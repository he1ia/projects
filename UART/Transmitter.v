==> flow/design.v <==
module Transmitter(input Clock,
		input Reset,
		input TxDataLoad,
		input [7:0] TxDataIn,
		output reg TxDataOut,
		output reg TxDone);
parameter [1:0] idle=2'b00;
parameter [1:0] start=2'b01;
parameter [1:0] send=2'b10;
parameter [1:0] stop=2'b11;
reg [1:0] state;
integer i=0;
reg [7:0] inputt;
initial begin
	state<=2'b00;
end
always @(posedge Clock) begin
	case(state)
	2'b00: begin  
		TxDataOut<=1'b1;
		TxDone<=1'b0;
		i<=0;
		inputt<=8'b0;
		if(TxDataLoad) begin
			state<= 2'b01;
			inputt<=TxDataIn;
		end
	end
	2'b01: begin  
		TxDataOut<=1'b0;
		state<= 2'b10;
		i<=0;
	end
	2'b10: begin  
		TxDataOut<= inputt[i];
		if (i==7) begin
			i<=0;
			state<=2'b11;
		end
		else
			i<=i+1;
	end
	2'b11: begin  
		TxDone<=1'b1;
		inputt<=8'b0;
		state<=2'b00;
	end
	default: state<= 2'b00;
	endcase
end
endmodule
* From RTL to reports: Transmitter
The steps from the RTL of Transmitter to its reports follow in flow order.
Line numbers count from 1 in the design file above.
Operators: Yosys type, input widths -> output width; for muxes data width and select width s.
Cell names lack the library's common part.
The mark n/a stands for no value.
- Top :: Transmitter
- Clock :: Clock
- Cell library :: sky130hd
- Timing corner :: tt_025C_1v80

* Word-level counts
Source: Yosys, flattened and elaborated, memories not mapped. Widths are those after wreduce. Registers that Yosys merges into a memory's read port (data or address) are not register bits. Print and check cells do not count. Equal cells are merged and count once.
- Output and inout port bits :: 2
- Flip-flop bits (word level) :: 44
- Elaborated cells :: 29
- Input port bits :: 11
- $add $sub $neg :: 1
- Reductions and logical operators :: 7
- Shift operators :: 1
- Multiplexer cells :: 9
- Equal/unequal tests :: 6
** Operator list (number)
- $pmux 32 s2 :: 1
- $add 32x2->32 const B :: 1
- $eq 32x4->1 const B :: 1
- $shiftx 8x32->1 :: 1
- $mux 32 :: 1
- $pmux 8 s2 :: 1
- $pmux 2 s4 :: 1
- $mux 8 :: 1
- $eq 2x2->1 const B :: 2
- $ne 2x2->1 const B :: 2
- $reduce_bool 2->1 :: 2
- $reduce_bool 4->1 :: 1
- $mux 2 :: 2
- $reduce_and 3->1 :: 1
- $reduce_bool 3->1 :: 1
- $pmux 1 s3 :: 1
- $eq 2x1->1 const B :: 1
- $logic_not 2->1 :: 1
- $reduce_or 2->1 :: 1
- $pmux 1 s2 :: 1

* Logic depth
Depth = most cells in a row (Yosys ltp): at word level without a register or memory, in the mapped netlist without a sequential cell, where the memories' decode and read muxes count.
- Depth in word-level cells :: 3
- ABC_AREA :: 0
- Mapped depth :: 7
- Mapped depth without buffers :: 5

* Netlist
The flow's flattened synthesis, as Yosys stat reports it; memories are mapped. The netlist is that of the ABC_AREA named above (0 if unset); the other value can give another one.
The area totals of this step are shown rounded.
- Sequential part of the area :: 1321 um2
- Flip-flops :: 44
- Mapped cells :: 227
- Buffer cells :: 12
- Synthesis area :: 2484 um2
** Cells by type
- edfxtp_1 :: number 44, total area 1.32E+03 um2
- o31ai_1 :: number 13, total area 97.594 um2
- or4_1 :: number 12, total area 90.086 um2
- ha_1 :: number 7, total area 87.584 um2
- a21oi_1 :: number 16, total area 80.077 um2
- nor2_1 :: number 19, total area 71.318 um2
- and2_1 :: number 11, total area 68.816 um2
- nand4_1 :: number 10, total area 62.56 um2
- xor2_1 :: number 7, total area 61.309 um2
- nor4_1 :: number 9, total area 56.304 um2
- nand2_1 :: number 14, total area 52.55 um2
- xnor2_1 :: number 6, total area 52.55 um2
- mux4_2 :: number 2, total area 45.043 um2
- nand3_1 :: number 9, total area 45.043 um2
- and3_1 :: number 7, total area 43.792 um2
- and4_1 :: number 5, total area 43.792 um2
- clkbuf_1 :: number 8, total area 30.029 um2
- inv_1 :: number 7, total area 26.275 um2
Other cell types: 12; their cells: 21.

* Path before layout
Path of least setup slack by OpenSTA after synthesis, without wires, with an ideal clock, recovery checks aside; 20% of the period is set as input and as output delay. Where synthesis merged equal registers, the netlist keeps one of their names.
- Path type :: register to register
- Start point :: reg i[0]
- End point :: reg i[19]
- Delay of the path :: 2.092 ns
- Setup slack :: 0.138 ns
- Buffers on the path :: 2
- Period :: 2.23 ns
- Arrival time :: 1.822 ns
- Data required time :: 1.960 ns
- Time at the first pin :: 0.000 ns
- Driving pins on the path :: 8
- Setup time :: 0.270 ns
- Period reached after synthesis :: 2.092 ns
"delay of the path" = arrival - input delay + setup time.
"driving pins on the path" counts driving pins, that of a launching flip-flop among them; a cell with two outputs on the path counts twice.
"period reached after synthesis" is the clock period less the worst setup slack; recovery checks do not enter. This is arithmetic on one report: input and output delays are still those of the set period (20% each).
The rows between start and end are the longest chain of elaborated cells between them; the timing report does not say that the signal goes this way. Where chains are equally long, one stands for them.
Each line given opens the expression or statement behind the cell; cells for indexed reads and writes are added by Yosys, which also makes memories of some case tables.
At most two assigning lines are given for a register; there are more.
- Path through :: edfxtp_1 > ha_1 > and2_1 > clkbuf_1 > nand3_1 > o31ai_1 > clkbuf_1 > a21oi_1
- Cells in the longest elaborated chain :: 3
- Elaborated cells between the ends (all ways) :: 4
- Source lines of those cells :: 3
- Those cells by class :: add/sub: 1; eq/ne: 1; mux: 2
** RTL lines, path post-synthesis
- start: declaration :: RTL line 12 : integer i=0;
- start: assignment :: RTL line 22 : i<=0;
- start: assignment :: RTL line 41 : i<=i+1;
- $add 32x2->32 :: RTL line 41
- $mux 32 :: RTL line 36 : if (i==7) begin
- $pmux 32 s2 :: RTL line 18 : case(state)
- end: assignment :: RTL line 22
- end: assignment :: RTL line 41
- end: declaration :: RTL line 12

* Worst path after layout
From the final timing report of stored run 1: the path of least setup slack in the routed layout; clock arrival at registers is part of the times.
- Path type :: register to register
- Start point :: reg i[17]
- End point :: reg state[1]
- Data required time :: 2.07 ns
- Setup time :: 0.33 ns
- Arrival time :: 2.08 ns
- Buffers on the path :: 0
- Period :: 2.11 ns
- Driving pins on the path :: 5
- Setup slack :: -0.01 ns
- Time at the first pin :: 0.29 ns
The rows between start and end are the longest chain of elaborated cells between them; the timing report does not say that the signal goes this way. Where chains are equally long, one stands for them.
At most two assigning lines are given for a register; there are more.
The path ends at the enable pin of a flip-flop; only ways to that pin are counted.
- Path through :: edfxtp_1 > nor4_1 > nand3_1 > o31ai_4 > a21boi_0
- Cells in the longest elaborated chain :: 3
- Elaborated cells between the ends (all ways) :: 3
- Source lines of those cells :: 1
- Those cells by class :: eq/ne: 2; reduce/logical: 1
** RTL lines, path after layout
- start: declaration :: RTL line 12 : integer i=0;
- start: assignment :: RTL line 22 : i<=0;
- start: assignment :: RTL line 41 : i<=i+1;
- $eq 32x4->1 :: RTL line 36 : if (i==7) begin
- $ne 2x2->1
- $reduce_and 3->1
- end: assignment :: RTL line 31 : state<= 2'b10;
- end: assignment :: RTL line 38 : state<=2'b11;
- end: declaration :: RTL line 11 : reg [1:0] state;

Wiki page: Transmitter / flow data

Top module Transmitter; platform sky130hd; tools Yosys and OpenROAD; 2 stored runs in no particular order. Input and output delays are each 20% of the period that was set; the output load is 0.01 pF.
By "reached clock period" is meant the clock period of the run minus its worst setup slack. This is arithmetic on one report: input and output delays are still those of the set period (20% each).
By "allowed time less slack (worst setup path)" is meant the share of the clock period that the worst setup path is allowed (20% is reserved at inputs, 20% at outputs), minus its slack. Clock arrival times at its registers enter into it.
"total power of the final layout" is the tool's figure for a default switching activity; nothing was simulated.
Values from the reports are rounded here.

* Stored run 1
** Files
==> flow/run.sh <==
#!/bin/bash
# the make line also repeats the synthesis and layout settings of config.mk as NAME=value (left out here)
make -C /OpenROAD-flow-scripts/flow DESIGN_CONFIG=/design/flow/config.mk WORK_HOME=/design/flow/orfs CLKGATE_MAP_FILE= finish
==> flow/config.mk <==
export PLATFORM = sky130hd
export DESIGN_NAME = Transmitter
export DESIGN_NICKNAME = Transmitter
export VERILOG_FILES = /design/flow/design.v
export SDC_FILE = /design/flow/constraint.sdc
export NUM_CORES = 4
export LEC_CHECK = 0
export CAP_MARGIN = 5
export CORE_ASPECT_RATIO = 1.71
export CORE_MARGIN = 9
export CORE_UTILIZATION = 70
export CTS_CLUSTER_DIAMETER = 266
export GPL_ROUTABILITY_DRIVEN = 1
export PLACE_DENSITY = 0.74
export SETUP_SLACK_MARGIN = -0.16
export SLEW_MARGIN = 20
==> flow/constraint.sdc <==
create_clock -name core_clock -period 2.11 [get_ports {Clock}]
set_input_delay 0.4220 -clock core_clock [delete_from_list [all_inputs] [get_ports {Clock}]]
set_output_delay 0.4220 -clock core_clock [all_outputs]
set_load 0.01 [all_outputs]
** Results
- Cell area after synthesis :: 2484 um2
- Overall die area :: 6094 um2
- Standard-cell area after routing :: 2809 um2
- Utilization after layout :: 84.8 %
- Setup slack of the worst path :: -0.008 ns
- Final setup TNS :: -0.008 ns
- Worst hold slack after layout :: 0.662 ns
- Total power of the final layout :: 3585 µW
- Reached clock period :: 2.118 ns
- Allowed time less slack (worst setup path) :: 2.12 ns
- Class of the worst setup path :: register to register

* Stored run 2
** Files
==> flow/run.sh <==
#!/bin/bash
# the make line also repeats the synthesis and layout settings of config.mk as NAME=value (left out here)
make -C /OpenROAD-flow-scripts/flow DESIGN_CONFIG=/design/flow/config.mk WORK_HOME=/design/flow/orfs CLKGATE_MAP_FILE= finish
==> flow/config.mk <==
export PLATFORM = sky130hd
export DESIGN_NAME = Transmitter
export DESIGN_NICKNAME = Transmitter
export VERILOG_FILES = /design/flow/design.v
export SDC_FILE = /design/flow/constraint.sdc
export NUM_CORES = 4
export LEC_CHECK = 0
export CAP_MARGIN = 20
export CELL_PAD_IN_SITES_DETAIL_PLACEMENT = 1
export CELL_PAD_IN_SITES_GLOBAL_PLACEMENT = 3
export CORE_ASPECT_RATIO = 0.8
export CORE_MARGIN = 2
export CORE_UTILIZATION = 71
export CTS_CLUSTER_DIAMETER = 292
export GPL_TIMING_DRIVEN = 1
export MAX_ROUTING_LAYER = met5
export MIN_ROUTING_LAYER = met2
export PLACE_DENSITY = 0.9
export SLEW_MARGIN = 20
==> flow/constraint.sdc <==
create_clock -name core_clock -period 2.03 [get_ports {Clock}]
set_input_delay 0.4060 -clock core_clock [delete_from_list [all_inputs] [get_ports {Clock}]]
set_output_delay 0.4060 -clock core_clock [all_outputs]
set_load 0.01 [all_outputs]
** Results
Incomplete, placement halted on GPL-0301.

==> flow/design.v <==
module ClockGen #(
		parameter ClockRate=10000000,  
		parameter BaudRate=9600)
		(input Clock,
		output reg RecClock,
		output reg TranClock);
parameter RecMaxRate=ClockRate/(2*8*BaudRate);
parameter TranMaxRate=ClockRate/(2*BaudRate);
parameter RecWid= $clog2(RecMaxRate);
parameter TranWid= $clog2(TranMaxRate);
reg [RecWid-1:0] RecCounter=0;
reg [TranWid-1:0] TranCounter=0;
initial begin
    RecClock= 1'b0;
    TranClock= 1'b0;
end
always @(posedge Clock) begin
    if (RecCounter == RecMaxRate[RecWid-1:0]) begin
        RecCounter = 0;
        RecClock = ~RecClock;
    end 
    else begin
        RecCounter = RecCounter + 1'b1;
    end
    if (TranCounter == TranMaxRate[TranWid-1:0]) begin
        TranCounter = 0;
        TranClock = ~TranClock;
    end 
    else begin
        TranCounter = TranCounter + 1'b1;
    end
end
endmodule
Step by step through the tools: ClockGen
Tool output for the design above, in the order of the flow.
Line numbers count from 1 in the design file above.
Cell names lack the library's common part.
{"block": "setup", "top": "ClockGen", "clk_port": "Clock", "library": "sky130hd", "pvt_corner": "tt_025C_1v80"}

After elaboration
Counts by Yosys on the flattened word-level netlist (proc, flatten, opt, wreduce; memories kept). Register bits leave out memories and registers merged into their read ports (data or address); mux counts leave out enables and synchronous resets folded into registers. Print and check cells are left out. Cells with the same type and inputs are merged into one.
{"block": "classes", "n_addsub": 2, "multipliers": 0, "div_mod_pow": 0, "n_cmp": 0, "eq_ne": 2, "shifts": 0, "n_mux": 0, "logic": 2, "n_reduce_logical": 0}
{"block": "ops", "operator": "10-bit by 1-bit adder with 10-bit output with constant B", "n": 1}
{"block": "ops", "operator": "10-bit equality test with constant B", "n": 1}
{"block": "ops", "operator": "7-bit by 1-bit adder with 7-bit output with constant B", "n": 1}
{"block": "ops", "operator": "7-bit equality test with constant B", "n": 1}
{"block": "ops", "operator": "1-bit inverter", "n": 2}
{"block": "word_totals", "register_bits": 19, "latch_bits": 0, "ram_bits": 0, "rom_bits": 0, "clocked_rd_ports_x_width": 0, "n_memories": 0, "out_inout_bits": 2, "elab_cells": 10}

Longest topological paths
Longest topological path by Yosys (ltp), each cell counted once; first at word level (registers and memories cut), then after technology mapping (sequential cells cut; the memories' decode and read muxes count).
{"block": "depth", "word_depth": 1, "abc_area": 0, "mapped_depth": 6, "mapped_depth_nobuf": 5}

Synthesis result
Source: synth_stat.txt of the flow (Yosys; design flattened, memories mapped). It holds for the ABC_AREA given above (unset counts as 0); a run with the other value may have another netlist.
{"block": "types", "type": "dfxtp_1", "n": 17}
{"block": "types", "type": "xnor2_1", "n": 7}
{"block": "types", "type": "edfxtp_1", "n": 2}
{"block": "types", "type": "ha_1", "n": 4}
{"block": "types", "type": "nor2_1", "n": 11}
{"block": "types", "type": "xor2_1", "n": 4}
{"block": "types", "type": "nand3_1", "n": 6}
{"block": "types", "type": "inv_1", "n": 6}
{"block": "types", "type": "nor3b_4", "n": 1}
{"block": "types", "type": "or4b_4", "n": 1}
{"block": "types", "type": "nand4_2", "n": 1}
{"block": "types", "type": "nand2_1", "n": 3}
{"block": "types", "type": "a21oi_1", "n": 2}
{"block": "types", "type": "and4_2", "n": 1}
{"block": "types", "type": "nor4bb_1", "n": 1}
{"block": "types", "type": "o31ai_1", "n": 1}
{"block": "types", "type": "or4_1", "n": 1}
{"block": "types", "type": "and3_1", "n": 1}
Not listed: further types 6, cells in them 6.
{"block": "synth_totals", "stdcells": 76, "yosys_area_um2": 780.7, "ff_cells": 19, "n_buf": 1}

Path before layout
Path of least setup slack by OpenSTA after synthesis, without wires, with an ideal clock, recovery checks aside; 20% of the period is set as input and as output delay. Where synthesis merged equal registers, the netlist keeps one of their names.
{"block": "synth_timing", "kind": "register -> register", "from": "register TranCounter[0]", "to": "register TranClock", "tclk_ns": 1.85, "setup_ns": 0.317, "t_first_pin_ns": 0.000, "t_arrival_ns": 1.119, "required_time_ns": 1.533, "path_slack_ns": 0.413, "delay_ns": 1.436, "path_stages": 6, "period_less_setup_slack_ns": 1.437}
"delay_ns" = arrival - input delay + setup time.
"path_stages": output pins that drive a net of the path, with the launching flip-flop's if there is one; two outputs of one cell count as two.
"period_less_setup_slack_ns" is the clock period less the worst setup slack; recovery checks do not enter. This is arithmetic on one report: input and output delays are still those of the set period (20% each).
Between the ends stands the longest chain of elaborated cells between them, by number of cells; it is not shown to be the way that was timed. Of several equally long chains one is given.
A line is the first line of the expression or statement that the cell stems from. Yosys adds cells for indexed reads and writes and turns some case tables into memories.
{"block": "synth_between", "cell_sequence": "dfxtp_1 > inv_1 > ha_1 > nor4bb_1 > and4_2 > clkbuf_1", "elab_chain_len": 1, "cells_between": 1, "lines_between": 1, "classes_between": "eq/ne (1)"}
{"block": "synth_rtl", "item": "start: declaration", "line_no": 12, "text": "reg [TranWid-1:0] TranCounter=0;"}
{"block": "synth_rtl", "item": "start: assignment", "line_no": 26, "text": "TranCounter = 0;"}
{"block": "synth_rtl", "item": "start: assignment", "line_no": 30, "text": "TranCounter = TranCounter + 1'b1;"}
{"block": "synth_rtl", "item": "10-bit equality test", "line_no": 25, "text": "if (TranCounter == TranMaxRate[TranWid-1:0]) begin"}
{"block": "synth_rtl", "item": "end: assignment", "line_no": 27, "text": "TranClock = ~TranClock;"}
{"block": "synth_rtl", "item": "end: declaration", "line_no": 6, "text": "output reg TranClock);"}

Path in the finished layout
From the final timing report of run A: the path of least setup slack in the routed layout; clock arrival at registers is part of the times.
{"block": "layout_timing", "kind": "register -> output", "from": "register TranClock", "to": "output TranClock", "tclk_ns": 2.14, "t_first_pin_ns": 0.29, "t_arrival_ns": 1.19, "required_time_ns": 1.71, "path_slack_ns": 0.52, "path_stages": 2}
{"block": "layout_between", "cell_sequence": "edfxtp_1 > clkdlybuf4s50_1", "elab_chain_len": 0, "cells_between": 0, "lines_between": 0}
{"block": "layout_rtl", "item": "start: declaration", "line_no": 6, "text": "output reg TranClock);"}
{"block": "layout_rtl", "item": "start: assignment", "line_no": 27, "text": "TranClock = ~TranClock;"}
{"block": "layout_rtl", "item": "end: declaration", "line_no": 6}

## Implementation results

Record of 2 stored runs of the RTL-to-layout flow on ClockGen, platform sky130hd. The runs are unordered. Constraints: input delay and output delay 20% of the set period each, output load 0.01 pF.
"achievedPeriod_ns" means the clock period less the worst setup slack. The figure is calculated, with input and output delays left at 20% of the set period.
"timing.worst_path_ns" means the part of the period allowed to the worst setup path (the constraints hold back 20% at inputs and 20% at outputs) less its slack; where the path has registers, the arrival times of their clocks count too.

{"run": "run A", "settings": { "period_ns": 2.14, "CORE_UTILIZATION": 32, "SETUP_SLACK_MARGIN": 0.07, "PLACE_DENSITY_LB_ADDON": 0.13, "HOLD_SLACK_MARGIN": 0.19, "CELL_PAD_IN_SITES_DETAIL_PLACEMENT": 1, "TNS_END_PERCENT": 95, "CTS_CLUSTER_DIAMETER": 133, "SLEW_MARGIN": 20, "CAP_MARGIN": 20, "CORE_MARGIN": 2 }, "results": { "synth_area_um2": 780.7, "design_die_area_um2": 2851.0, "layout_utilization_pct": 38.1, "fin_ws_ns": 0.522, "setup_tns_ns": 0.000, "achievedPeriod_ns": 1.618, "timing.worst_path_ns": 1.19, "critical_path_type": "register -> output" }}
{"run": "run B", "settings": { "period_ns": 1.45, "SETUP_SLACK_MARGIN": 0.34, "CAP_MARGIN": 20, "CORE_MARGIN": 2, "CORE_UTILIZATION": 40, "SLEW_MARGIN": 20 }, "results": { "synth_area_um2": 780.7, "design_die_area_um2": 2321.3, "layout_utilization_pct": 56.1, "fin_ws_ns": 0.073, "setup_tns_ns": 0.000, "achievedPeriod_ns": 1.377, "timing.worst_path_ns": 1.38, "critical_path_type": "register -> register" }}
